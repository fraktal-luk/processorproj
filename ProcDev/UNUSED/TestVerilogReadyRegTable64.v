==> flow/design.v <==
`timescale 1ns / 1ps
module TestVerilogReadyRegTable64(
    input clk,
    input reset,
    input en,
		input [0:3] writeEnL,
	 input [5:0] writeSelect0,
	 input [5:0] writeSelect1,
	 input [5:0] writeSelect2,
	 input [5:0] writeSelect3,
		input [0:3] writeEnH,
	 input [5:0] writeSelect4,
	 input [5:0] writeSelect5,
	 input [5:0] writeSelect6,
	 input [5:0] writeSelect7,
		output [0:63] outputData
    );
	integer i;
	reg   [0:63] pr;
	initial begin
		for (i = 0; i < 64; i = i + 1)
		begin
			if (i <= 31)  
				pr[i] = 1;
			else
				pr[i] = 0;
		end		
	end;
	always @(posedge clk)
	begin
					if (1) begin
						if (writeEnL[0] && writeSelect0 != 0) begin
							pr[writeSelect0] <= 1;  
						end;
						if (writeEnL[1] && writeSelect1 != 0) begin
							pr[writeSelect1] <= 1;  
						end;
						if (writeEnL[2] && writeSelect2 != 0) begin
							pr[writeSelect2] <= 1;  
						end;
						if (writeEnL[3] && writeSelect3 != 0) begin
							pr[writeSelect3] <= 1;  
						end;	
						if (writeEnH[0] && writeSelect4 != 0) begin
							pr[writeSelect4] <= 0;  
						end;
						if (writeEnH[1] && writeSelect5 != 0) begin
							pr[writeSelect5] <= 0;  
						end;
						if (writeEnH[2] && writeSelect6 != 0) begin
							pr[writeSelect6] <= 0;  
						end;
						if (writeEnH[3] && writeSelect7 != 0) begin
							pr[writeSelect7] <= 0;  
						end;
					end;	
	end;
	assign outputData = pr;
endmodule
# == Tool chain data of TestVerilogReadyRegTable64 ==
# The steps from the RTL of TestVerilogReadyRegTable64 to its reports follow in flow order.
# Lines are those of the file above, counted from 1.
# Cell names lack the library's common part.
# The mark -- stands for no value.
# design
design,TestVerilogReadyRegTable64
clock_port,clk
cell_library,sky130hd
lib_corner,tt_025C_1v80

# == After elaboration ==
# Yosys after proc, flatten, opt, wreduce and memory -nomap, before mapping. Enables and synchronous resets that opt folds into registers are not counted as muxes. Memory bits, and registers merged into a memory's read port (data or address), are not among the register bits. Print and check cells are not counted. Equal cells are merged and count once.
# word_totals
register_bits,64
inputBits,59
out_inout_bits,64
wordCells,77
# classes
addsub,16
shift,12
n_mux,8
bitwise,24
reduce_and_logical,16
# ops
operator,n
variable shift 1 x 32 -> 64 bit with constant A,12
AND 64 bit,8
OR 64 bit,8
inverter 64 bit,8
two-way mux 64 bit,8
negator 7 -> 32 bit,8
subtractor 6 x 6 -> 7 bit with constant A,8
nonzero test 6 bit,8
logical AND 1 bit,8

# == Longest topological paths ==
# Yosys ltp: most cells in a row. Word level: on the elaborated netlist, between registers, memories and ports. Mapped: between sequential cells and ports; inverters and the memories' decode and read muxes count.
# depth
ltp_word,28
ABC_AREA,0
ltp_mapped,11

# == Netlist ==
# Source: synth_stat.txt of the flow (Yosys; design flattened, memories mapped). It holds for the ABC_AREA given above (unset counts as 0); a run with the other value may have another netlist.
# The area totals of this step are shown rounded.
# by_type
type,n,area_total_um2
dfxtp_1,64,1.28E+03
a22oi_1,71,533.011
nand2_1,104,390.374
a21oi_1,72,360.346
a221oi_1,39,341.578
nor2_1,87,326.563
ha_1,24,300.288
o211ai_1,29,217.709
a221o_1,19,190.182
nor3_1,38,190.182
a211oi_1,24,180.173
nand3_1,33,165.158
o21ai_0,33,165.158
nor4b_4,6,142.637
nand2b_1,20,125.12
clkbuf_1,32,120.115
inv_1,32,120.115
and2_1,19,118.864
# Other cell types: 68; their cells: 312.
# synth_totals
cells,1058
area_um2,7799
ffs,64
buf_cells,66

# == Timing after synthesis ==
# OpenSTA on the mapped netlist: ideal clock, no wires. The path of least setup slack (recovery checks aside). Input and output delay are each 20% of the period. Register names are those of the netlist, which keeps one name where synthesis merged equal registers.
# synth_timing
path_type,input to register
startpoint,input port writeSelect6[4]
endpoint,register pr[3]
tclk_ps,2800
launch_ps,560
arrival_time_ps,2611
required_time_ps,2680
slack_ps,69
path_delay_ps,2171
path_stages,10
path_buffers,1
synth_period_reached_ps,2731
# "path_delay_ps" is the arrival time less input delay plus setup time.
# "path_stages" counts driving pins, that of a launching flip-flop among them; a cell with two outputs on the path counts twice.
# "synth_period_reached_ps" is the clock period less the worst setup slack; recovery checks do not enter. This is arithmetic on one report: input and output delays are still those of the set period (20% each).
# At most two assigning lines are given for a register; there are more.
# synth_via
cell_sequence,clkbuf_1 and4_1 and2_1 ha_1 nand2b_1 o21bai_2 nor4_1 a22oi_1 o211ai_1 a21oi_1
# synth_lines
element,line_no,rtl
"start, declared",14,"input [5:0] writeSelect6,"
"end, assigned",33,pr[writeSelect0] <= 1;
"end, assigned",36,pr[writeSelect1] <= 1;
"end, declared",19,reg [0:63] pr;
# No chain of elaborated cells between the ends is given.

# == Timing after layout ==
# From the final timing report of run 1: the path of least setup slack in the routed layout; clock arrival at registers is part of the times.
# The report prints the path's times to 10 ps; the period is as set.
# layout_timing
path_type,input to register
startpoint,input port writeSelect1[1]
endpoint,register pr[12]
tclk_ps,4810
launch_ps,960
arrival_time_ps,3740
required_time_ps,5070
slack_ps,1320
path_stages,8
path_buffers,1
# The rows between start and end are the longest chain of elaborated cells between them; the timing report does not say that the signal goes this way. Where chains are equally long, one stands for them.
# Each line given opens the expression or statement behind the cell; cells for indexed reads and writes are added by Yosys, which also makes memories of some case tables.
# At most two assigning lines are given for a register; there are more.
# layout_via
cell_sequence,clkdlybuf4s50_1 ha_1 a21o_1 and2_1 o221a_2 nor3_1 a221oi_1 a211oi_1
elab_chain_cells,25
cells_between,27
cone_lines,14
# layout_lines
element,line_no,rtl
"start, declared",8,"input [5:0] writeSelect1,"
subtractor 6 x 6 -> 7 bit,36,pr[writeSelect1] <= 1;
negator 7 -> 32 bit,36,
variable shift 1 x 32 -> 64 bit,36,
inverter 64 bit,36,
AND 64 bit,36,
OR 64 bit,36,
two-way mux 64 bit,35,if (writeEnL[1] && writeSelect1 != 0) begin
(+11 left out),--,
two-way mux 64 bit,47,if (writeEnH[1] && writeSelect5 != 0) begin
AND 64 bit,51,pr[writeSelect6] <= 0;
OR 64 bit,51,
two-way mux 64 bit,50,if (writeEnH[2] && writeSelect6 != 0) begin
AND 64 bit,54,pr[writeSelect7] <= 0;
OR 64 bit,54,
two-way mux 64 bit,53,if (writeEnH[3] && writeSelect7 != 0) begin
"end, assigned",51,
"end, assigned",54,
"end, declared",19,reg [0:63] pr;

# Design TestVerilogReadyRegTable64 on sky130hd. What follows are 2 stored runs of the flow, each under its own settings; their order means nothing. The constraints put input and output delay at 20% of the set period each and load the outputs with 0.01 pF.
# "clock_period_reached_ps" means the clock period less the worst setup slack. The figure is calculated, with input and output delays left at 20% of the set period.
# "worst_path_time_ps" means the part of the period allowed to the worst setup path (the constraints hold back 20% at inputs and 20% at outputs) less its slack; where the path has registers, the arrival times of their clocks count too.
# "totalPower_uw": no workload was simulated; the value follows from the tool's default switching activity.
# "worst_path_time_ps" is given in steps of 10 ps.
# The results are shown rounded.
# Among the settings, - means not set for that run.
run name,period_ns,CORE_UTILIZATION,SETUP_SLACK_MARGIN,PLACE_DENSITY_LB_ADDON,CTS_CLUSTER_SIZE,CTS_CLUSTER_DIAMETER,MIN_ROUTING_LAYER,CAP_MARGIN,CORE_MARGIN,SLEW_MARGIN,CELL_PAD_IN_SITES_GLOBAL_PLACEMENT,CELL_PAD_IN_SITES_DETAIL_PLACEMENT,ABC_AREA,fin_tns_ps,utilization_pct,worst_path_time_ps,worstPathKind,fin_ws_ps,ws_hold_ps,totalPower_uw,stdcell_area_um2,design.die.area_um2,synth_area_um2,clock_period_reached_ps
run 1,4.81,33,1.33,0.08,27,346,met1,20,2,20,-,-,-,0,43.3,2520,input to register,1324,520,3198,10100,24880,7799,3486
run 2,2.08,23,0.04,0.17,97,117,-,20,2,5,1,1,0,-525,47.9,1720,input to register,-59,526,9296,16020,35400,7799,2139
